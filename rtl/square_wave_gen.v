==> flow/design.v <==
`default_nettype none
module square_wave_gen #(
    parameter WIDTH = 16,
    parameter CLK_PERIOD_NS = 1
) (
    input wire i_clk,
    input wire i_reset,
    input wire [WIDTH-1:0] i_on_duration,
    input wire [WIDTH-1:0] i_off_duration,
    output wire o_data
);
  reg [WIDTH-1:0] r_counter = 0;
  always @(posedge i_clk) begin
    if (i_reset || (r_counter >= i_on_duration + i_off_duration)) r_counter <= 0;
    else r_counter <= r_counter + 1;
  end
  assign o_data = r_counter >= i_on_duration ? 0 : 1;
endmodule
Reports on square_wave_gen
Tool output for the design above, in the order of the flow.
Line numbers count from 1 in the design file above.
Operators: Yosys type, input widths -> output width; for muxes data width and select width s.
Cell names lack the library's common part.
{"block": "inputs", "top": "square_wave_gen", "clk_port": "i_clk", "library": "sky130hd", "lib_corner": "tt_025C_1v80"}

Elaborated design
Counts by Yosys on the flattened word-level netlist (proc, flatten, opt, wreduce; memories kept). Register bits leave out memories and registers merged into their read ports (data or address); mux counts leave out enables and synchronous resets folded into registers. Print and check cells are left out. Cells with the same type and inputs are merged into one.
{"block": "classes", "add_sub_neg": 2, "n_mul": 0, "div_mod_pow": 0, "n_cmp": 2, "equal": 0, "n_shift": 0, "mux": 1, "logic": 0, "reduce_and_logical": 1}
{"block": "op_table", "op": "$ge 16x16->1", "count": 2}
{"block": "op_table", "op": "$add 16x1->16 const B", "count": 1}
{"block": "op_table", "op": "$add 16x16->16", "count": 1}
{"block": "op_table", "op": "$logic_or 1x1->1", "count": 1}
{"block": "op_table", "op": "$mux 1", "count": 1}
{"block": "bits", "register_bits": 16, "latch_bits": 0, "ramBits": 0, "mem_bits_ro": 0, "clocked_rd_ports_x_width": 0, "memories": 0, "input_bits": 34, "output_inout_bits": 1, "elab_cells": 7}

Depth
Depth = most cells in a row (Yosys ltp): at word level without a register or memory, in the mapped netlist without a sequential cell, where the memories' decode and read muxes count.
{"block": "logic_depth", "ltp_word": 3, "abc_area": 0, "mapped_depth": 14, "depth_no_buf": 13}

Netlist
The flow's flattened synthesis, as Yosys stat reports it; memories are mapped. The netlist is that of the ABC_AREA named above (0 if unset); the other value can give another one.
{"block": "by_type", "cell": "ha_1", "count": 48}
{"block": "by_type", "cell": "dfxtp_1", "count": 16}
{"block": "by_type", "cell": "nor2_1", "count": 34}
{"block": "by_type", "cell": "xnor2_1", "count": 14}
{"block": "by_type", "cell": "xor2_1", "count": 12}
{"block": "by_type", "cell": "a21oi_1", "count": 17}
{"block": "by_type", "cell": "nand2_1", "count": 20}
{"block": "by_type", "cell": "inv_1", "count": 19}
{"block": "by_type", "cell": "nand3_1", "count": 11}
{"block": "by_type", "cell": "a21o_1", "count": 7}
{"block": "by_type", "cell": "a211oi_1", "count": 6}
{"block": "by_type", "cell": "o21ai_0", "count": 9}
{"block": "by_type", "cell": "nand4_1", "count": 7}
{"block": "by_type", "cell": "a2111oi_4", "count": 1}
{"block": "by_type", "cell": "a2111oi_0", "count": 3}
{"block": "by_type", "cell": "o211ai_1", "count": 3}
{"block": "by_type", "cell": "o21a_1", "count": 3}
{"block": "by_type", "cell": "fa_1", "count": 1}
Not listed: further types 21, cells in them 30.
{"block": "mapped", "cell_count": 261, "yosys_area_um2": 2089.5, "seqArea_um2": 320.3, "ff_cells": 16}

Path before layout
OpenSTA on the mapped netlist: ideal clock, no wires. The path of least setup slack (recovery checks aside). Input and output delay are each 20% of the period. Register names are those of the netlist, which keeps one name where synthesis merged equal registers.
{"block": "synth_path", "path_type": "input to register", "from": "input port i_on_duration[0]", "to": "register r_counter[12]", "clock_period_ns": 3.66, "input_delay_ns": 0.732, "launch_ns": 0.732, "arrival_time_ns": 3.613, "required_ns": 3.532, "slack_ns": -0.080, "delay_ns": 3.009, "path_stages": 14, "path_buffers": 1, "synth_period_reached_ns": 3.74}
"delay_ns" = arrival - input delay + setup time.
"path_stages": output pins that drive a net of the path, with the launching flip-flop's if there is one; two outputs of one cell count as two.
"synth_period_reached_ns" is the clock period less the worst setup slack; recovery checks do not enter. This is arithmetic on one report: input and output delays are still those of the set period (20% each).
The rows between start and end are the longest chain of elaborated cells between them; the timing report does not say that the signal goes this way. Where chains are equally long, one stands for them.
A line is the first line of the expression or statement that the cell stems from. Yosys adds cells for indexed reads and writes and turns some case tables into memories.
{"block": "synth_via", "cell_sequence": "ha_1 fa_1 a211oi_1 o21ai_0 a211oi_1 o21ai_0 xnor2_1 ha_1 nand3_1 nor3_1 nand3b_1 nand4_1 clkbuf_1 nor2_1", "elab_chain_len": 3, "cone_cells": 3, "lines_between": 1}
{"block": "synth_lines", "item": "from (decl)", "line": 8, "text": "input wire [WIDTH-1:0] i_on_duration,"}
{"block": "synth_lines", "item": "$add 16x16->16", "line": 14, "text": "if (i_reset || (r_counter >= i_on_duration + i_off_duration)) r_counter <= 0;"}
{"block": "synth_lines", "item": "$ge 16x16->1", "line": 14}
{"block": "synth_lines", "item": "$logic_or 1x1->1", "line": 14}
{"block": "synth_lines", "item": "to (assign)", "line": 14}
{"block": "synth_lines", "item": "to (assign)", "line": 15, "text": "else r_counter <= r_counter + 1;"}
{"block": "synth_lines", "item": "to (decl)", "line": 12, "text": "reg [WIDTH-1:0] r_counter = 0;"}

Worst path after layout
From the final timing report of run 2: the path of least setup slack in the routed layout; clock arrival at registers is part of the times.
{"block": "layout_path", "path_type": "input to register", "from": "input port i_on_duration[0]", "to": "register r_counter[7]", "clock_period_ns": 2.18, "input_delay_ns": 0.44, "launch_ns": 0.44, "arrival_time_ns": 3.22, "required_ns": 2.32, "slack_ns": -0.90, "path_stages": 17, "path_buffers": 4}
The rows between start and end are the longest chain of elaborated cells between them; the timing report does not say that the signal goes this way. Where chains are equally long, one stands for them.
{"block": "layout_via", "cell_sequence": "buf_8 ha_4 fa_2 a211oi_2 o21ai_2 a211oi_2 o21ai_1 xnor2_1 ha_1 buf_6 nand3_4 nor3_4 nand3b_1 nand4_1 buf_6 buf_6 nor2_1", "elab_chain_len": 3, "cone_cells": 3, "lines_between": 1}
{"block": "layout_lines", "item": "from (decl)", "line": 8, "text": "input wire [WIDTH-1:0] i_on_duration,"}
{"block": "layout_lines", "item": "$add 16x16->16", "line": 14, "text": "if (i_reset || (r_counter >= i_on_duration + i_off_duration)) r_counter <= 0;"}
{"block": "layout_lines", "item": "$ge 16x16->1", "line": 14}
{"block": "layout_lines", "item": "$logic_or 1x1->1", "line": 14}
{"block": "layout_lines", "item": "to (assign)", "line": 14}
{"block": "layout_lines", "item": "to (assign)", "line": 15, "text": "else r_counter <= r_counter + 1;"}
{"block": "layout_lines", "item": "to (decl)", "line": 12, "text": "reg [WIDTH-1:0] r_counter = 0;"}

Record of 2 stored runs of the RTL-to-layout flow on square_wave_gen, platform sky130hd. The runs are unordered. Constraints: input delay and output delay 20% of the set period each, output load 0.01 pF.
By "period_less_ws_ns" is meant the clock period of the run minus its worst setup slack. This is arithmetic on one report: input and output delays are still those of the set period (20% each).
By "worst_path_ns" is meant the share of the clock period that the worst setup path is allowed (20% is reserved at inputs, 20% at outputs), minus its slack. Clock arrival times at its registers enter into it.
"total_power_uw" is the tool's figure for a default switching activity; nothing was simulated.

{"run": "run 1", "settings": { "period_ns": 4.79, "CORE_UTILIZATION": 54, "PLACE_DENSITY_LB_ADDON": 0.18, "CORE_ASPECT_RATIO": 0.72, "CORE_MARGIN": 10, "CELL_PAD_IN_SITES_GLOBAL_PLACEMENT": 3, "GPL_TIMING_DRIVEN": 1, "SLEW_MARGIN": 20, "CAP_MARGIN": 20 }, "outcome": "not finished: placement ended with error FLW-0024"}
{"run": "run 2", "settings": { "period_ns": 2.18, "CORE_UTILIZATION": 24, "SETUP_SLACK_MARGIN": 0.11, "HOLD_SLACK_MARGIN": 0.3, "GPL_TIMING_DRIVEN": 0, "CAP_MARGIN": 20, "MIN_ROUTING_LAYER": "met1", "CORE_MARGIN": 2, "SLEW_MARGIN": 20 }, "results": { "synthArea_um2": 2089.5, "utilization_pct": 36.3, "period_less_ws_ns": 3.078, "ws_hold_ns": 0.453, "setup_ws_ns": -0.898, "die_footprint_um2": 9468.3, "total_power_uw": 1157, "worst_path_ns": 2.64, "timing.worst_path_kind": "input to register" }}

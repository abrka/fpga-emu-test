==> flow/design.v <==
`default_nettype none
module binary_counter #(
    parameter N = 8
) (
    input wire i_clk,
    input wire i_reset,
    input wire i_ce,
    input wire i_we,
    input wire i_count_up,
    input wire i_count_down,
    input wire [N-1:0] i_data,
    output wire [N-1:0] o_data
);
  reg [N-1:0] r_counter = 0;
  assign o_data = r_counter;
  always @(posedge i_clk) begin
    if (i_ce) begin
      if (i_reset) r_counter <= 0;
      else if (i_we) r_counter <= i_data;
      else if (i_count_up) r_counter <= r_counter + 1;
      else if (i_count_down) r_counter <= r_counter - 1;
    end
  end
endmodule
module hex_to_seven_seg 
#(parameter N = 4)
(
    input wire [N-1:0] i_data,
    output reg [6:0] o_data
);
  always @(*) begin
    case (i_data)
      'h0: o_data = 7'h3F;
      'h1: o_data = 7'h06;
      'h2: o_data = 7'h5B;
      'h3: o_data = 7'h4F;
      'h4: o_data = 7'h66;
      'h5: o_data = 7'h6D;
      'h6: o_data = 7'h7D;
      'h7: o_data = 7'h07;
      'h8: o_data = 7'h7F;
      'h9: o_data = 7'h67;
      'hA: o_data = 7'h77;
      'hB: o_data = 7'h7C;
      'hC: o_data = 7'h39;
      'hD: o_data = 7'h5E;
      'hE: o_data = 7'h79;
      'hF: o_data = 7'h71;
      default: o_data = 7'b0;
    endcase
  end
endmodule
module mod_n_counter #(
    parameter  M = 4000,
    localparam N = $clog2(M)
) (
    input wire i_clk,
    input wire i_reset,
    input wire i_ce,
    input wire [N-1:0] i_data,
    input wire i_we,
    input wire i_count_up,
    input wire i_count_down,
    output wire [N-1:0] o_data
);
  reg [N-1:0] r_counter = 0;
  assign o_data = r_counter;
  always @(posedge i_clk) begin
    if (i_ce) begin
      if(i_reset) r_counter <= 0;
      else if (r_counter >= M) r_counter <= 0;
      else if (i_we) r_counter <= i_data;
      else if (i_count_up) r_counter <= r_counter + 1;
      else if (i_count_down) r_counter <= r_counter - 1;
    end
  end
endmodule
module sseg_time_mux (
    input wire i_clk,
    input wire i_reset,
    input wire i_ce,
    input wire [6:0] i_sseg_1,
    input wire [6:0] i_sseg_2,
    input wire [6:0] i_sseg_3,
    input wire [6:0] i_sseg_4,
    output reg [N_SSEG_INPUTS-1:0] o_sseg_enables,
    output reg [6:0] o_sseg
);
  localparam N_SSEG_INPUTS = 4;
  reg [$clog2(N_SSEG_INPUTS)-1:0] r_currently_servicing_sseg = 0;
  always @(posedge i_clk) begin
    if (i_ce) begin
      if (i_reset) r_currently_servicing_sseg <= 0;
      else r_currently_servicing_sseg <= r_currently_servicing_sseg + 1;
    end
  end
  always @(*) begin
    o_sseg_enables = 0;
    o_sseg_enables[r_currently_servicing_sseg] = 1;
    case (r_currently_servicing_sseg)
      0: o_sseg = i_sseg_1;
      1: o_sseg = i_sseg_2;
      2: o_sseg = i_sseg_3;
      3: o_sseg = i_sseg_4; 
      default: o_sseg = 0;
    endcase
  end
endmodule
`default_nettype none
module top #(
    parameter N_SLIDE_SWITCHES = 8,
    parameter N_LEDS = 8,
    parameter N_SSEGS = 4
) (
    input wire i_btn,
    input wire [N_SLIDE_SWITCHES-1:0] i_slide_switches,
    output wire [6:0] o_sseg,
    output wire [N_SSEGS-1:0] o_sseg_enables,
    output wire [N_LEDS-1:0] o_leds,
    input wire i_clk,
    input wire i_reset
);
  localparam COUNTER_THERESHOLD = 4000;
  localparam COUNTER_N = $clog2(COUNTER_THERESHOLD);
  wire [COUNTER_N-1:0] w_counter;
  mod_n_counter #(COUNTER_THERESHOLD) u_mod_n_counter
   (
      .i_clk       (i_clk),
      .i_reset     (i_reset),
      .i_ce        (1),
      .i_data      (0),
      .i_we        (0),
      .i_count_up  (1),
      .i_count_down(0),
      .o_data      (w_counter)
  );
  wire w_ce;
  assign w_ce = w_counter == COUNTER_THERESHOLD - 1;
  wire [3:0] w_sseg_1_data = 'h3;
  wire [3:0] w_sseg_2_data = 'hA;
  wire [3:0] w_sseg_3_data = 'h6;
  wire [3:0] w_sseg_4_data = 'hD;
  wire [6:0] w_sseg_1;
  wire [6:0] w_sseg_2;
  wire [6:0] w_sseg_3;
  wire [6:0] w_sseg_4;
  hex_to_seven_seg u_hex_to_seven_seg_1 (
      .i_data(w_sseg_1_data),
      .o_data(w_sseg_1)
  );
  hex_to_seven_seg u_hex_to_seven_seg_2 (
      .i_data(w_sseg_2_data),
      .o_data(w_sseg_2)
  );
  hex_to_seven_seg u_hex_to_seven_seg_3 (
      .i_data(w_sseg_3_data),
      .o_data(w_sseg_3)
  );
  hex_to_seven_seg u_hex_to_seven_seg_4 (
      .i_data(w_sseg_4_data),
      .o_data(w_sseg_4)
  );
  sseg_time_mux u_sseg_time_mux (
      .i_clk         (i_clk),
      .i_reset       (i_reset),
      .i_ce          (w_ce),
      .i_sseg_1      (w_sseg_1),
      .i_sseg_2      (w_sseg_2),
      .i_sseg_3      (w_sseg_3),
      .i_sseg_4      (w_sseg_4),
      .o_sseg_enables(o_sseg_enables),
      .o_sseg        (o_sseg)
  );
  binary_counter u_binary_counter (
      .i_clk       (i_clk),
      .i_reset     (i_slide_switches[7]),
      .i_ce        (w_ce),
      .i_we        (i_slide_switches[6]),
      .i_count_up  (i_slide_switches[5]),
      .i_count_down(i_slide_switches[4]),
      .i_data      ({4'b0, i_slide_switches[3:0]}),
      .o_data      (o_leds)
  );
endmodule
======== From RTL to reports: top ========
What the tools print for top, step after step.
Line numbers count from 1 in the design file above.
Library cell names are shortened.
The mark - stands for no value.
set-up
  top module .............................. top
  clock ................................... i_clk
  cell library ............................ sky130hd
  corner .................................. tt_025C_1v80

======== Word-level counts ========
Yosys after proc, flatten, opt, wreduce and memory -nomap, before mapping. Memory bits, and registers merged into a memory's read port (data or address), are not among the register bits. Print and check cells are not counted. Equal cells are merged and count once.
Memory sizes are those after Yosys's memory passes, which may raise the word count (mostly to a power of two), join words into wider ones and drop unused or constant bits.
word-level totals
  ROM bits ................................ 448
  cells after elaboration ................. 28
  latch bits .............................. 0
  clocked read ports x word width ......... 0
  flip-flop bits (word level) ............. 22
  RAM bits ................................ 0
  memories ................................ 4
  output and inout bits ................... 19
  input port bits ......................... 11
cells by class
  $add $sub $neg .......................... 5
  muxes and demuxes ....................... 4
  reductions and logical operators ........ 5
  equality and inequality tests ........... 4
  multiply operators ...................... 0
  order comparisons ....................... 1
  shift operators ......................... 1
  bitwise gates (word level) .............. 0
  divide/modulo/power cells ............... 0
memories
  name              depth  bits a word  rd ports  write ports  line  RTL
  (name not given)  16     7            1         0            32    case (i_data)
  (name not given)  16     7            1         0            32
  (name not given)  16     7            1         0            32
  (name not given)  16     7            1         0            32
operators with widths
  cell                                                                    count
  7-bit parallel mux with 4-bit select                                    1
  8-bit two-way mux                                                       2
  12-bit by 1-bit adder with 12-bit output (second input constant)        1
  12-bit greater-or-equal comparator (second input constant)              1
  12-bit == test (second input constant)                                  1
  8-bit by 1-bit adder with 8-bit output (second input constant)          1
  8-bit by 1-bit subtractor with 8-bit output (second input constant)     1
  1-bit by 3-bit variable shift with 4-bit output (first input constant)  1
  2-bit == test (second input constant)                                   2
  2-bit OR reduction                                                      2
  4-bit nonzero test                                                      1
  4-bit two-way mux                                                       1
  2-bit negation with 3-bit output                                        1
  2-bit by 1-bit adder with 2-bit output (second input constant)          1
  2-bit by 1-bit == test with 1-bit output (second input constant)        1
  2-bit zero test                                                         1
  2-bit AND reduction                                                     1

======== Logic depth ========
Yosys ltp: most cells in a row. Word level: on the elaborated netlist, between registers, memories and ports. Mapped: between sequential cells and ports; inverters and the memories' decode and read muxes count.
depth
  depth in word-level cells ............... 4
  ABC_AREA ................................ 0
  depth in mapped cells ................... 6
  depth with buffers taken out ............ 6

======== Synthesis result ========
The flow's flattened synthesis, as Yosys stat reports it; memories are mapped. The netlist is that of the ABC_AREA named above (0 if unset); the other value can give another one.
The area totals of this step are shown rounded.
cell types
  cell      count  total area (sq um)
  edfxtp_1  10     300.288
  dfxtp_1   12     240.23
  ha_1      16     200.192
  nor2_1    24     90.086
  xnor2_1   8      70.067
  inv_1     13     48.797
  mux2i_1   3      30.029
  xor2_1    3      26.275
  nand3_1   5      25.024
  o21ai_0   5      25.024
  a211oi_1  3      22.522
  buf_4     3      22.522
  buf_6     2      22.522
  nand2_1   6      22.522
  nor4_4    1      21.27
  a21oi_1   4      20.019
  fa_1      1      20.019
  nand3_2   2      20.019
Not listed: further types 23, cells in them 27.
mapped netlist
  cells in the netlist .................... 148
  sequential area ......................... 0.000541 sq mm
  flip-flop cells ......................... 22
  chip area (Yosys) ....................... 0.00145 sq mm
  buffer cells ............................ 5
The figures by module come from a second, unflattened synthesis with its own total; it is not the netlist above.
unflattened totals
  cells (unflattened synthesis) ........... 391
  area (unflattened synthesis) ............ 0.00331 sq mm
Rows give one instance, submodules left out.
modules
  module                   cells  instances  area (sq mm)  sequential area (sq mm)
  hex_to_seven_seg         40     4          0.000297      0
  mod_n_counter #(M=4000)  118    1          0.00106       0.00036
  binary_counter           72     1          0.000688      0.00024
  sseg_time_mux            35     1          0.000337      0.0000601
  top                      6      1          0.0000413     0

======== Worst setup path after synthesis ========
Path of least setup slack by OpenSTA after synthesis, without wires, with an ideal clock, recovery checks aside; 20% of the period is set as input and as output delay. Where synthesis merged equal registers, the netlist keeps one of their names.
path post-synthesis
  path type ............................... input port to flip-flop
  start point ............................. input port i_slide_switches[5]
  end point ............................... register u_binary_counter.r_counter[6]
  stages on the path ...................... 6
  delay of the path ....................... 1.353 ns
  path buffers ............................ 0
  setup time .............................. 0.268 ns
  arrival time ............................ 1.501 ns
  data required time ...................... 1.812 ns
  external input delay .................... 0.416 ns
  slack ................................... 0.310 ns
  launch time at the first pin ............ 0.416 ns
  clock period ............................ 2.08 ns
  synthesis period reached ................ 1.77 ns
"delay of the path" is the arrival time less input delay plus setup time.
"stages on the path": output pins that drive a net of the path, with the launching flip-flop's if there is one; two outputs of one cell count as two.
"synthesis period reached" is the clock period less the worst setup slack; recovery checks do not enter. This is arithmetic on one report: input and output delays are still those of the set period (20% each).
Between the ends stands the longest chain of elaborated cells between them, by number of cells; it is not shown to be the way that was timed. Of several equally long chains one is given.
A line is the first line of the expression or statement that the cell stems from. Yosys adds cells for indexed reads and writes and turns some case tables into memories.
A register here has more assigning lines than the two given.
The path ends at the data pin of a flip-flop with enable; ways to the enable are not counted.
between the ends, post-synthesis
  cell sequence ........................... inv_1 fa_1 a21oi_1 o21ai_0 mux2i_1 o311ai_1
  length of the longest elaborated chain .. 1
  elaborated cells on any way between the ends .. 1
  RTL lines with such cells ............... 1
  classes of those cells .................. 1 x mux
ends and longest elaborated chain, post-synthesis
  item               line  RTL
  from (decl)        116   input wire [N_SLIDE_SWITCHES-1:0] i_slide_switches,
  8-bit two-way mux  20    else if (i_count_up) r_counter <= r_counter + 1;
  to (assign)        19    else if (i_we) r_counter <= i_data;
  to (assign)        20
  to (decl)          14    reg [N-1:0] r_counter = 0;

======== Timing after layout ========
Path of least setup slack in the final report of run 1 (OpenROAD, finished layout, wires in). Where an end is a register, its clock arrival counts in the times.
path post-layout
  path type ............................... input port to flip-flop
  start point ............................. input port i_slide_switches[5]
  end point ............................... register u_binary_counter.r_counter[7]
  stages on the path ...................... 7
  clock period ............................ 3.16 ns
  data required time ...................... 3.26 ns
  setup time .............................. 0.16 ns
  slack ................................... 0.62 ns
  path buffers ............................ 1
  external input delay .................... 0.63 ns
  launch time at the first pin ............ 0.63 ns
  arrival time ............................ 2.64 ns
Between the ends stands the longest chain of elaborated cells between them, by number of cells; it is not shown to be the way that was timed. Of several equally long chains one is given.
A register here has more assigning lines than the two given.
The path ends at the data pin of a flip-flop with enable; ways to the enable are not counted.
between the ends, post-layout
  cell sequence ........................... clkdlybuf4s50_1 inv_1 ha_1 a211oi_1 o21bai_1 o22ai_1 mux2i_1
  length of the longest elaborated chain .. 1
  elaborated cells on any way between the ends .. 1
  RTL lines with such cells ............... 1
  classes of those cells .................. 1 x mux
ends and longest elaborated chain, post-layout
  item               line  RTL
  from (decl)        116   input wire [N_SLIDE_SWITCHES-1:0] i_slide_switches,
  8-bit two-way mux  20    else if (i_count_up) r_counter <= r_counter + 1;
  to (assign)        19    else if (i_we) r_counter <= i_data;
  to (assign)        20
  to (decl)          14    reg [N-1:0] r_counter = 0;

# Flow runs of top

Flow measurements of top on sky130hd: 2 stored runs with different settings, listed in no order. Input and output delays are each 20% of the period that was set; the output load is 0.01 pF.
"total power of the final layout" rests on the timing tool's default activity at the inputs, not on a simulated workload.
Measured values are rounded.

======== run 1 ========
==> flow/run.sh <==
#!/bin/bash
# the make line also repeats the synthesis and layout settings of config.mk as NAME=value (left out here)
make -C /OpenROAD-flow-scripts/flow DESIGN_CONFIG=/design/flow/config.mk WORK_HOME=/design/flow/orfs CLKGATE_MAP_FILE= finish
==> flow/config.mk <==
export PLATFORM = sky130hd
export DESIGN_NAME = top
export DESIGN_NICKNAME = top
export VERILOG_FILES = /design/flow/design.v
export SDC_FILE = /design/flow/constraint.sdc
export NUM_CORES = 4
export LEC_CHECK = 0
export ABC_AREA = 0
export CAP_MARGIN = 20
export CORE_ASPECT_RATIO = 1.51
export CORE_MARGIN = 2
export CORE_UTILIZATION = 20
export CTS_CLUSTER_SIZE = 23
export GPL_ROUTABILITY_DRIVEN = 1
export GPL_TIMING_DRIVEN = 0
export SLEW_MARGIN = 5
==> flow/constraint.sdc <==
create_clock -name core_clock -period 3.16 [get_ports {i_clk}]
set_input_delay 0.6320 -clock core_clock [delete_from_list [all_inputs] [get_ports {i_clk}]]
set_output_delay 0.6320 -clock core_clock [all_outputs]
set_load 0.01 [all_outputs]

-------- measured, run 1 --------
  utilization ............................. 26.2 %
  smallest setup slack .................... 0.619 ns
  chip area after synthesis (Yosys) ....... 0.00145 sq mm
  summed negative setup slack ............. 0.000 ns
  die footprint ........................... 0.00796 sq mm
  total power of the final layout ......... 0.569 mW

======== run 2 ========
==> flow/run.sh <==
#!/bin/bash
# the make line also repeats the synthesis and layout settings of config.mk as NAME=value (left out here)
make -C /OpenROAD-flow-scripts/flow DESIGN_CONFIG=/design/flow/config.mk WORK_HOME=/design/flow/orfs CLKGATE_MAP_FILE= finish
==> flow/config.mk <==
export PLATFORM = sky130hd
export DESIGN_NAME = top
export DESIGN_NICKNAME = top
export VERILOG_FILES = /design/flow/design.v
export SDC_FILE = /design/flow/constraint.sdc
export NUM_CORES = 4
export LEC_CHECK = 0
export CAP_MARGIN = 25
export CELL_PAD_IN_SITES_GLOBAL_PLACEMENT = 3
export CORE_MARGIN = 2
export CORE_UTILIZATION = 68
export GPL_ROUTABILITY_DRIVEN = 0
export MAX_ROUTING_LAYER = met5
export PLACE_DENSITY = 0.68
export SETUP_SLACK_MARGIN = 0.17
export SLEW_MARGIN = 20
==> flow/constraint.sdc <==
create_clock -name core_clock -period 2.22 [get_ports {i_clk}]
set_input_delay 0.4440 -clock core_clock [delete_from_list [all_inputs] [get_ports {i_clk}]]
set_output_delay 0.4440 -clock core_clock [all_outputs]
set_load 0.01 [all_outputs]

-------- run 2 --------
  no final report: placement broke off with GPL-0301
